==> flow/design.v <==
`timescale 1ns / 1ps
module UART_RXSM(
    input   Rst,
    input   Clk,
    input   CE_16x,          
    input   Len,             
    input   NumStop,         
    input   ParEn,           
    input   [1:0] Par,       
    input   RxD,             
    output  reg [8:0] RD,    
    output  reg WE_RHR,      
    output  RxWait,          
    output  RxIdle,          
    output  RxStart,         
    output  RxShift,         
    output  RxParity,        
    output  RxStop,          
    output  RxError          
);
localparam pWaitMark  =  0;
localparam pChkMark   =  1;
localparam pIdle      =  3;
localparam pChkStart  =  2;
localparam pShift0    = 10;
localparam pShift1    = 11;
localparam pShift2    =  9;
localparam pShift3    =  8;
localparam pShift4    = 12;
localparam pShift5    = 13;
localparam pShift6    = 15;
localparam pShift7    = 14;
localparam pChkStop1  =  6;
localparam pChkStop2  =  7;
localparam pChkParity =  5;
localparam pRcvError  =  4;
    (* FSM_ENCODING="SEQUENTIAL", 
       SAFE_IMPLEMENTATION="YES", 
       SAFE_RECOVERY_STATE="4'b0" *) reg [3:0] RxSM = pWaitMark;
    reg     [3:0] BCnt;
    reg     [7:0] RSR;
    reg     Err;
assign RxSM_Wait = (  (RxSM == pWaitMark)
                    | (RxSM == pChkMark)
                    | (RxSM == pIdle)
                    | (RxSM == pRcvError) );
assign RxWait   = RxSM_Wait;
assign RxIdle   = (RxSM == pIdle);
assign RxStart  = (RxSM == pChkStart);
assign RxShift  = (  (RxSM == pShift0) 
                   | (RxSM == pShift1) 
                   | (RxSM == pShift2)
                   | (RxSM == pShift3)
                   | (RxSM == pShift4)
                   | (RxSM == pShift5)
                   | (RxSM == pShift6)
                   | (RxSM == pShift7) );
assign RxParity = (RxSM == pChkParity);
assign RxStop   = (RxSM == pChkStop1) | (RxSM == pChkStop2);
assign RxError  = (RxSM == pRcvError);
assign Rst_BCnt = Rst | RxSM_Wait;
always @(posedge Clk)
begin
    if(Rst_BCnt)
         BCnt <= #1 4'b1000;
    else if(CE_16x)
         BCnt <= #1 BCnt + 1;
end
assign TC_BCnt = CE_16x & (BCnt == 4'b1111);
assign CE_RxSM = (RxSM_Wait ? CE_16x : TC_BCnt);
always @(posedge Clk)
begin
    if(Rst)
         RSR <= #1 8'b0;
    else if(CE_RxSM)
        case(RxSM)
            pChkStart :  RSR    <= #1 8'b0; 
            pShift0   :  RSR[0] <= #1 RxD;
            pShift1   :  RSR[1] <= #1 RxD;
            pShift2   :  RSR[2] <= #1 RxD;
            pShift3   :  RSR[3] <= #1 RxD;
            pShift4   :  RSR[4] <= #1 RxD;
            pShift5   :  RSR[5] <= #1 RxD;
            pShift6   :  RSR[6] <= #1 RxD;
            pShift7   :  RSR[7] <= #1 RxD;
            default   :  RSR    <= #1 RSR;
        endcase
end
assign OddPar = ^{RxD, RSR};
assign EvnPar = ~OddPar;
always @(*)
begin
    case(Par)
        2'b00 : Err <= ~OddPar;
        2'b01 : Err <= ~EvnPar;
        2'b10 : Err <=  RxD;
        2'b11 : Err <= ~RxD;
    endcase
end
assign ParErr = Err & (RxSM == pChkParity);
assign CE_RD = CE_RxSM & (((RxSM == pChkStop1) & RxD) | (RxSM == pRcvError));
always @(posedge Clk)
begin
    if(Rst)
         RD <= #1 9'b0;
    else if(CE_RD)
         RD <= #1 {(RxSM == pRcvError), RSR};
end
always @(posedge Clk)
begin
    if(Rst)
         WE_RHR <= #1 1'b0;
    else
         WE_RHR <= #1 CE_RD;
end
always @(posedge Clk)
begin
    if(Rst)
         RxSM <= #1 pWaitMark;
    else if(CE_RxSM)
        case(RxSM)
            pWaitMark  :  RxSM <= #1 ( RxD ? pChkMark 
                                           : pWaitMark);
            pChkMark   :  RxSM <= #1 ( RxD ? pIdle 
                                           : pWaitMark);
            pIdle      :  RxSM <= #1 (~RxD ? pChkStart 
                                           : pIdle);
            pChkStart  :  RxSM <= #1 ( RxD ? pIdle 
                                           : pShift0);
            pShift0    :  RxSM <= #1 pShift1;
            pShift1    :  RxSM <= #1 pShift2;
            pShift2    :  RxSM <= #1 pShift3;
            pShift3    :  RxSM <= #1 pShift4;
            pShift4    :  RxSM <= #1 pShift5;
            pShift5    :  RxSM <= #1 pShift6;
            pShift6    :  RxSM <= #1 (Len    ? pChkParity 
                                             : pShift7);
            pShift7    :  RxSM <= #1 (ParEn  ? pChkParity
                                             : (NumStop ? pChkStop2 
                                                        : pChkStop1));
            pChkParity :  RxSM <= #1 (ParErr ? pRcvError 
                                             : (NumStop ? pChkStop2 
                                                        : pChkStop1));
            pChkStop2  :  RxSM <= #1 (RxD ? pChkStop1 
                                          : pRcvError);
            pChkStop1  :  RxSM <= #1 (RxD ? pIdle 
                                          : pRcvError);
            pRcvError  :  RxSM <= #1 pWaitMark;
            default    :  RxSM <= #1 pWaitMark;
        endcase
end
endmodule
[Reports on UART_RXSM]
Tool output for the design above, in the order of the flow.
Line numbers count from 1 in the design file above.
Operators carry their Yosys type and port widths (W data, S select, Z words).
A cell with -- has no value.
Inputs
  top module: UART_RXSM
  clock input: Clk
  library: sky130hd
  timing corner: tt_025C_1v80

[Word level]
Yosys after proc, flatten, opt, wreduce and memory -nomap, before mapping. Memory bits, and registers merged into a memory's read port (data or address), are not among the register bits. Print and check cells are not counted.
Word-level totals
  register bits: 26
  bits in latches: 0
  RAM bits: 0
  ROM bits: 0
  word width x clocked read ports: 0
  memories kept: 0
Cells by class
  $add $sub $neg: 1
  multipliers: 0
  divide/modulo/power cells: 0
  magnitude comparators: 0
  equal/unequal tests: 19
  shift-type cells: 0
  mux-type cells: 21
  bitwise operators: 19
  reduce/logical cells: 19
Operators with widths (count)
  $pmux W4 S16: 1
  $eq A4 B4 Y1 const B: 9
  $reduce_and A2 Y1: 8
  $reduce_bool A2 Y1: 8
  $eq A4 B3 Y1 const B: 4
  $pmux W1 S2: 8
  $or A1 B1 Y1: 13
  $mux W4: 3
  $reduce_xor A9 Y1: 1
  $eq A4 B2 Y1 const B: 2
  $mux W2: 3
  $and A1 B1 Y1: 4
  $eq A2 B2 Y1 const B: 2
  $add A4 B1 Y4 const B: 1
  $eq A4 B1 Y1 const B: 1
  $logic_not A4 Y1: 1
  $pmux W1 S4: 1
  $mux W1: 4
  $mux W3: 1
  $not A1 Y1: 2
  $eq A2 B1 Y1 const B: 1
  $logic_not A2 Y1: 1

[Longest topological paths]
Yosys ltp: most cells in a row. Word level: on the elaborated netlist, between registers, memories and ports. Mapped: between sequential cells and ports; inverters and the memories' decode and read muxes count.
Logic depth
  depth in word-level cells: 8
  ABC_AREA: 0
  depth in mapped cells: 8

[After synthesis]
Source: synth_stat.txt of the flow (Yosys; design flattened, memories mapped). It holds for the ABC_AREA given above (unset counts as 0); a run with the other value may have another netlist.
Cell types (count)
  sky130_fd_sc_hd__dfxtp_1: 26
  sky130_fd_sc_hd__mux2i_1: 10
  sky130_fd_sc_hd__xnor2_1: 11
  sky130_fd_sc_hd__nor2_1: 25
  sky130_fd_sc_hd__a21oi_1: 17
  sky130_fd_sc_hd__nand2_1: 14
  sky130_fd_sc_hd__nor3_1: 9
  sky130_fd_sc_hd__clkbuf_1: 10
  sky130_fd_sc_hd__nor2b_1: 5
  sky130_fd_sc_hd__xor2_1: 3
  sky130_fd_sc_hd__nand2b_1: 4
  sky130_fd_sc_hd__nand4_1: 4
  sky130_fd_sc_hd__o21ai_1: 5
  sky130_fd_sc_hd__or3_1: 4
  sky130_fd_sc_hd__buf_6: 2
  sky130_fd_sc_hd__o31ai_1: 3
  sky130_fd_sc_hd__a31o_4: 1
  sky130_fd_sc_hd__nor3b_1: 2
Not listed: further types 27, cells in them 34.
Mapped netlist
  mapped cells: 189
  synthesis area: 1497.7 um2
  sequential area: 520.5 um2
  mapped flip-flops: 26

[Path before layout]
Path of least setup slack by OpenSTA after synthesis, without wires, with an ideal clock, recovery checks aside; 20% of the period is set as input and as output delay. Where synthesis merged equal registers, the netlist keeps one of their names.
Timing post-synthesis
  kind: input to register
  start point: input port CE_16x
  end point: register RD[0]
  period: 2.59 ns
  setup time: 0.128 ns
  launch time at the first pin: 0.518 ns
  arrival time: 1.686 ns
  required time: 2.462 ns
  path slack: 0.776 ns
  delay of the path: 1.296 ns
  stages: 8
  buffers on the path: 2
  synthesis period reached: 1.814 ns
"delay of the path" is the arrival time less input delay plus setup time.
"stages" counts driving pins, that of a launching flip-flop among them; a cell with two outputs on the path counts twice.
"synthesis period reached" = period - worst setup slack (recovery checks aside). The figure is calculated, with input and output delays left at 20% of the set period.
Between the ends stands the longest chain of elaborated cells between them, by number of cells; it is not shown to be the way that was timed. Of several equally long chains one is given.
A line is the first line of the expression or statement that the cell stems from. Yosys adds cells for indexed reads and writes and turns some case tables into memories.
On the way, post-synthesis
  cells stage by stage: sky130_fd_sc_hd__buf_6 -> sky130_fd_sc_hd__and4_4 -> sky130_fd_sc_hd__a31o_4 -> sky130_fd_sc_hd__o21ai_2 -> sky130_fd_sc_hd__or3_1 -> sky130_fd_sc_hd__buf_6 -> sky130_fd_sc_hd__mux2i_1 -> sky130_fd_sc_hd__nor2_1
  length of the longest elaborated chain: 3
  elaborated cells on any way between the ends: 3
  classes of those cells: mux: 1; logic: 2
Ends and longest elaborated chain, post-synthesis
  start: declaration: RTL line 5  | input   CE_16x,
  $and A1 B1 Y1: RTL line 69  | assign TC_BCnt = CE_16x & (BCnt == 4'b1111);
  $mux W1: RTL line 70  | assign CE_RxSM = (RxSM_Wait ? CE_16x : TC_BCnt);
  $and A1 B1 Y1: RTL line 101  | assign CE_RD = CE_RxSM & (((RxSM == pChkStop1) & RxD) | (RxSM == pRcvError));
  end: assignment: RTL line 105  | RD <= #1 9'b0;
  end: assignment: RTL line 107  | RD <= #1 {(RxSM == pRcvError), RSR};
  end: declaration: RTL line 11  | output  reg [8:0] RD,

[Timing after layout]
From the final timing report of stored run 1: the path of least setup slack in the routed layout; clock arrival at registers is part of the times.
Timing after layout
  kind: input to register
  start point: input port CE_16x
  end point: register RD[4]
  period: 1.66 ns
  setup time: 0.09 ns
  launch time at the first pin: 0.33 ns
  arrival time: 2.10 ns
  required time: 1.89 ns
  path slack: -0.21 ns
  stages: 8
  buffers on the path: 3
Between the ends stands the longest chain of elaborated cells between them, by number of cells; it is not shown to be the way that was timed. Of several equally long chains one is given.
On the way, after layout
  cells stage by stage: sky130_fd_sc_hd__clkdlybuf4s50_1 -> sky130_fd_sc_hd__buf_4 -> sky130_fd_sc_hd__a31o_4 -> sky130_fd_sc_hd__o21ai_2 -> sky130_fd_sc_hd__or3_4 -> sky130_fd_sc_hd__buf_6 -> sky130_fd_sc_hd__mux2i_1 -> sky130_fd_sc_hd__nor2_1
  length of the longest elaborated chain: 3
  elaborated cells on any way between the ends: 3
  classes of those cells: mux: 1; logic: 2
Ends and longest elaborated chain, after layout
  start: declaration: RTL line 5  | input   CE_16x,
  $and A1 B1 Y1: RTL line 69  | assign TC_BCnt = CE_16x & (BCnt == 4'b1111);
  $mux W1: RTL line 70  | assign CE_RxSM = (RxSM_Wait ? CE_16x : TC_BCnt);
  $and A1 B1 Y1: RTL line 101  | assign CE_RD = CE_RxSM & (((RxSM == pChkStop1) & RxD) | (RxSM == pRcvError));
  end: assignment: RTL line 105  | RD <= #1 9'b0;
  end: assignment: RTL line 107  | RD <= #1 {(RxSM == pRcvError), RSR};
  end: declaration: RTL line 11  | output  reg [8:0] RD,

==> results <==
Flow measurements of UART_RXSM on sky130hd: 2 stored runs with different settings, listed in no order. Input and output delays are each 20% of the period that was set; the output load is 0.01 pF.
By "period achieved" is meant the clock period of the run minus its worst setup slack. This is arithmetic on one report: input and output delays are still those of the set period (20% each).
"worst setup path time" means the part of the period allowed to the worst setup path (the constraints hold back 20% at inputs and 20% at outputs) less its slack; where the path has registers, the arrival times of their clocks count too.
"total power of the final layout" is the tool's figure for a default switching activity; nothing was simulated.

==> stored run 1: settings <==
{ "period_ns": 1.66, "CORE_UTILIZATION": 51, "SETUP_SLACK_MARGIN": 0.17, "PLACE_DENSITY_LB_ADDON": 0.26, "CORE_ASPECT_RATIO": 1.01, "CORE_MARGIN": 5, "CTS_CLUSTER_DIAMETER": 341, "CAP_MARGIN": 20, "MAX_ROUTING_LAYER": "met4", "SLEW_MARGIN": 20 }
==> stored run 1: results <==
total power of the final layout: 1.488 mW
standard-cell area after routing: 2486.1 um2
period achieved: 1.865 ns
post-synthesis cell area: 1497.7 um2
smallest setup slack: -0.205 ns
utilization in the final report: 89.4 %
worst-case hold slack: 0.523 ns
worst setup path time: 1.53 ns
worst setup path type: input to register
sum of negative setup slack: -1.687 ns
area of the die: 4120.3 um2

==> stored run 2: settings <==
{ "period_ns": 2.61, "CORE_UTILIZATION": 38, "SETUP_SLACK_MARGIN": 0.47, "PLACE_DENSITY_LB_ADDON": 0.04, "CELL_PAD_IN_SITES_GLOBAL_PLACEMENT": 3, "CELL_PAD_IN_SITES_DETAIL_PLACEMENT": 0, "GPL_TIMING_DRIVEN": 1, "CTS_CLUSTER_SIZE": 55, "CTS_CLUSTER_DIAMETER": 252, "MIN_ROUTING_LAYER": "met2", "MAX_ROUTING_LAYER": "met4", "CAP_MARGIN": 20, "CORE_MARGIN": 2, "SLEW_MARGIN": 20 }
==> stored run 2: results <==
total power of the final layout: 0.8900 mW
standard-cell area after routing: 1915.6 um2
period achieved: 2.174 ns
post-synthesis cell area: 1497.7 um2
smallest setup slack: 0.436 ns
utilization in the final report: 51.5 %
worst-case hold slack: 0.501 ns
worst setup path time: 1.65 ns
worst setup path type: register to output
sum of negative setup slack: 0.000 ns
area of the die: 4459.6 um2
