==> flow/design.v <==
`timescale 1ns / 1ps
module UART_TXSM(
    input   Rst,
    input   Clk,
    input   CE_16x,          
    input   Len,             
    input   NumStop,         
    input   ParEn,           
    input   [1:0] Par,       
    input   TF_EF,           
    input   [7:0] THR,       
    output  reg TF_RE,       
    input   CTSi,            
    output  reg TxD,         
    output  TxIdle,          
    output  TxStart,         
    output  TxShift,         
    output  TxStop           
);
localparam  pIdle       =  0;    
localparam  pStopDelay  =  1;    
localparam  pStartDelay =  2;    
localparam  pUnused     =  3;    
localparam  pStartBit   = 10;    
localparam  pShift0     = 11;    
localparam  pShift1     =  9;    
localparam  pShift2     =  8;    
localparam  pShift3     = 12;    
localparam  pShift4     = 13;    
localparam  pShift5     = 15;    
localparam  pShift6     = 14;    
localparam  pShift7     =  6;    
localparam  pParityBit  =  4;    
localparam  pStopBit2   =  5;    
localparam  pStopBit1   =  7;    
    reg     [3:0] Bit;       
    reg     CE_BCnt;         
    wire    Odd, Evn;        
    reg     ParBit;          
    reg     [8:0] TSR;       
    (* FSM_ENCODING="SEQUENTIAL", 
       SAFE_IMPLEMENTATION="YES", 
       SAFE_RECOVERY_STATE="4'b0" *) 
    reg [3:0] TxSM = pIdle;  
assign TxIdle  = (TxSM == pIdle);        
assign TxStop  = (TxSM == pStopDelay);   
assign TxStart = (TxSM == pStartDelay);  
assign TxShift = (TxSM[3] | TxSM[2]);    
assign CE_TxSM = (TxIdle ? CE_16x : CE_BCnt);
assign Ld_TSR = CE_TxSM & ~TF_EF & CTSi
                & (  (TxSM == pStartDelay)
                   | (TxSM == pStopBit1)
                   | (TxSM == pStopDelay) );
always @(posedge Clk)
begin
    if(TxIdle)
        TF_RE <= #1 1'b0;
    else
        TF_RE <= #1 Ld_TSR;
end
assign Evn = ((Len) ? ^{1'b0, THR[6:0]} : ^THR);
assign Odd = ~Evn;
always @(*)
begin
    case(Par)
        2'b00 : ParBit <= Odd;   
        2'b01 : ParBit <= Evn;   
        2'b10 : ParBit <= 0;     
        2'b11 : ParBit <= 1;     
    endcase
end
always @(posedge Clk)
begin
    if(TxIdle)
        TSR <= #1 9'b1_1111_1111;
    else if(Ld_TSR)
        TSR <= #1 {ParBit, THR[7:0]};
end
always @(posedge Clk)
begin
    if(Rst)
        #1 TxD <= 1;
    else case(TxSM)
        pStartBit   : #1 TxD <= 0;
        pShift0     : #1 TxD <= TSR[0];
        pShift1     : #1 TxD <= TSR[1];
        pShift2     : #1 TxD <= TSR[2];
        pShift3     : #1 TxD <= TSR[3];
        pShift4     : #1 TxD <= TSR[4];
        pShift5     : #1 TxD <= TSR[5];
        pShift6     : #1 TxD <= TSR[6];
        pShift7     : #1 TxD <= TSR[7];
        pParityBit  : #1 TxD <= TSR[8];
        default     : #1 TxD <= 1;
    endcase
end
always @(posedge Clk)
begin
    if(TxIdle)
        Bit <= #1 4'b0;
    else if(CE_16x)
        Bit <= #1 Bit + 1;
end
always @(posedge Clk)
begin
    if(TxIdle)
        CE_BCnt <= #1 0;
    else
        CE_BCnt <= #1 CE_16x & (Bit == 4'b1111);
end
always @(posedge Clk)
begin
    if(Rst)
        #1 TxSM <= pIdle;
    else if(CE_TxSM)
        case(TxSM)
            pIdle       : TxSM <= #1 ((TF_EF) ? pIdle 
                                              : pStartDelay);
            pStartDelay : TxSM <= #1 ((TF_EF) ? pIdle
                                              : ((CTSi) ? pStartBit 
                                                        : pStartDelay));
            pStartBit   : TxSM <= #1 pShift0;
            pShift0     : TxSM <= #1 pShift1;
            pShift1     : TxSM <= #1 pShift2;
            pShift2     : TxSM <= #1 pShift3;
            pShift3     : TxSM <= #1 pShift4;
            pShift4     : TxSM <= #1 pShift5;
            pShift5     : TxSM <= #1 pShift6;
            pShift6     : TxSM <= #1 ((Len)   ? pParityBit
                                              : pShift7   );
            pShift7     : TxSM <= #1 ((ParEn) ? pParityBit
                                              : ((NumStop) ? pStopBit2
                                                           : pStopBit1));
            pParityBit  : TxSM <= #1 ((NumStop) ? pStopBit2
                                                : pStopBit1);
            pStopBit2   : TxSM <= #1 pStopBit1;
            pStopBit1   : TxSM <= #1 ((TF_EF) ? pStopDelay
                                              : pStartBit );
            pStopDelay  : TxSM <= #1 ((TF_EF) ? pIdle
                                              : ((CTSi) ? pStartBit
                                                        : pStartDelay));
            pUnused     : TxSM <= #1 pIdle;
        endcase 
end
endmodule
# From RTL to reports: UART_TXSM
# What the tools print for UART_TXSM, step after step.
# Lines are those of the file above, counted from 1.
# Operators: Yosys type, input widths -> output width; for muxes data width and select width s.
# Library cell names are shortened.
# Not given: n/a
# design
top_module,UART_TXSM
clock,Clk
cell_library,sky130hd
corner,tt_025C_1v80

# After elaboration
# Counts by Yosys on the flattened word-level netlist (proc, flatten, opt, wreduce; memories kept). Register bits leave out memories and registers merged into their read ports (data or address). Print and check cells are left out. Cells with the same type and inputs are merged into one.
# bits
regBits,20
output_inout_bits,6
wordCells,52
# classes
add_sub_neg,1
n_eq,19
n_mux,12
logic,9
reduce_logical,5
# op_table
op,count
$pmux 4 s15,1
$eq 4x4->1 const B,9
$eq 4x3->1 const B,4
$reduce_xor 8->1,2
$mux 4,4
$pmux 1 s10,1
$eq 4x2->1 const B,2
$mux 2,3
$and 1x1->1,4
$eq 2x2->1 const B,2
$add 4x1->4 const B,1
$eq 4x1->1 const B,1
$logic_not 4->1,1
$pmux 1 s4,1
$or 1x1->1,3
$not 1->1,2
$eq 2x1->1 const B,1
$logic_not 2->1,1
$reduce_or 2->1,1
$mux 1,2

# Logic depth
# Longest topological path by Yosys (ltp), each cell counted once; first at word level (registers and memories cut), then after technology mapping (sequential cells cut; the memories' decode and read muxes count).
# logic_depth
ltp_word,5
abc_area,1
depth_mapped,11
depth_no_buf,11

# Synthesis result
# Source: synth_stat.txt of the flow (Yosys; design flattened, memories mapped). It holds for the ABC_AREA given above (unset counts as 0); a run with the other value may have another netlist.
# by_type
cell_type,count
dfxtp_1,20
nand2_1,55
inv_1,28
nor2_1,18
a21oi_1,12
nand3_1,10
nand3_4,2
o21ai_0,7
nand4_1,5
buf_6,2
nor3_1,4
nand2_2,3
o221ai_1,2
o21ai_4,1
o211ai_1,2
ha_1,1
nor2_2,2
inv_2,3
# Other cell types: 11; their cells: 12.
# synth_totals
cells,189
mapped_area_um2,1224.9
seq_area_um2,400.4
ffs,20
buffers,2

# Timing after synthesis
# Source: OpenSTA report_checks on the synthesized netlist (no wires, ideal clock, input and output delay 20% of the period each), path of least setup slack; recovery checks are left aside. Register names are those of the netlist, which keeps one name where synthesis merged equal registers.
# synth_timing
path_type,flip-flop to output port
start,register TxSM[1]
end,output port TxIdle
tclk_ns,4.23
output_delay_ns,0.846
t_first_pin_ns,0.000
arrival_time_ns,0.845
required_time_ns,3.384
slack_ns,2.539
delay_ns,0.845
stages,5
path_buffers,1
period_less_setup_slack_ns,1.691
# "delay_ns" = arrival - input delay + setup time.
# A path that ends at an output port has no setup time.
# "stages" counts driving pins, that of a launching flip-flop among them; a cell with two outputs on the path counts twice.
# "period_less_setup_slack_ns" is the clock period less the worst setup slack; recovery checks do not enter. This is arithmetic on one report: input and output delays are still those of the set period (20% each).
# Between the ends stands the longest chain of elaborated cells between them, by number of cells; it is not shown to be the way that was timed. Of several equally long chains one is given.
# Each line given opens the expression or statement behind the cell; cells for indexed reads and writes are added by Yosys, which also makes memories of some case tables.
# A register here has more assigning lines than the two given.
# synth_via
path_cell_list,dfxtp_1 buf_6 nor2_4 nand3_4 clkinv_1
elab_chain_cells,1
cone_cells,1
classes_between,1 x reduce/logical
# synth_rtl
element,line_no,rtl
from (decl),44,reg [3:0] TxSM = pIdle;
from (assign),114,#1 TxSM <= pIdle;
from (assign),117,pIdle       : TxSM <= #1 ((TF_EF) ? pIdle
$logic_not 4->1,45,assign TxIdle  = (TxSM == pIdle);
to (decl),15,"output  TxIdle,"

# Worst path after layout
# From the final timing report of record 1: the path of least setup slack in the routed layout; clock arrival at registers is part of the times.
# layout_timing
path_type,flip-flop to output port
start,register TxSM[1]
end,output port TxIdle
tclk_ns,3.03
output_delay_ns,0.61
t_first_pin_ns,0.26
arrival_time_ns,1.81
required_time_ns,2.42
slack_ns,0.62
stages,5
path_buffers,1
# Between the ends stands the longest chain of elaborated cells between them, by number of cells; it is not shown to be the way that was timed. Of several equally long chains one is given.
# A register here has more assigning lines than the two given.
# layout_via
path_cell_list,dfxtp_1 nor2_4 nand3_4 clkinv_1 clkdlybuf4s50_1
elab_chain_cells,1
cone_cells,1
classes_between,1 x reduce/logical
# layout_rtl
element,line_no,rtl
from (decl),44,reg [3:0] TxSM = pIdle;
from (assign),114,#1 TxSM <= pIdle;
from (assign),117,pIdle       : TxSM <= #1 ((TF_EF) ? pIdle
$logic_not 4->1,45,assign TxIdle  = (TxSM == pIdle);
to (decl),15,"output  TxIdle,"

# Settings and measured results of 2 stored flow runs for module UART_TXSM (sky130hd), not sorted in any way. The constraints put input and output delay at 20% of the set period each and load the outputs with 0.01 pF.
# "timing.achieved_period_ns" is the run's clock period less its worst setup slack. It is reckoned from that one timing run; input and output delays stay at 20% of the period that was set.
# By "worst_setup_path_time_ns" is meant the share of the clock period that the worst setup path is allowed (20% is reserved at inputs, 20% at outputs), minus its slack. Clock arrival times at its registers enter into it.
# "power_total_mw" rests on the timing tool's default activity at the inputs, not on a simulated workload.
# Settings: - = not set for that run.
# Results: - = not shown.
stored run,period_ns,CORE_UTILIZATION,PLACE_DENSITY,HOLD_SLACK_MARGIN,CORE_ASPECT_RATIO,ABC_AREA,SLEW_MARGIN,MIN_ROUTING_LAYER,CAP_MARGIN,CORE_MARGIN,SETUP_SLACK_MARGIN,TNS_END_PERCENT,GPL_ROUTABILITY_DRIVEN,CTS_CLUSTER_SIZE,post_synth_area_um2,dieArea_um2,finalCellArea_um2,finalUtil_frac,worstSetupSlack_ns,final_setup_tns_ns,hold_ws_ns,power_total_mw,timing.achieved_period_ns,worst_setup_path_time_ns,timing.worst_path_kind
record 1,3.03,34,0.54,0.19,1.36,1,40,met1,20,2,-,-,-,-,1224.9,4104.8,1524.0,0.439,0.617,0.000,0.470,0.5754,2.413,1.81,flip-flop to output port
record 2,1.28,54,-,-,0.7,1,20,-,20,7,0.15,65,1,31,-,-,-,-,-,-,-,-,-,-,-
# Record 2: not finished: routing ended with error DPL-0033
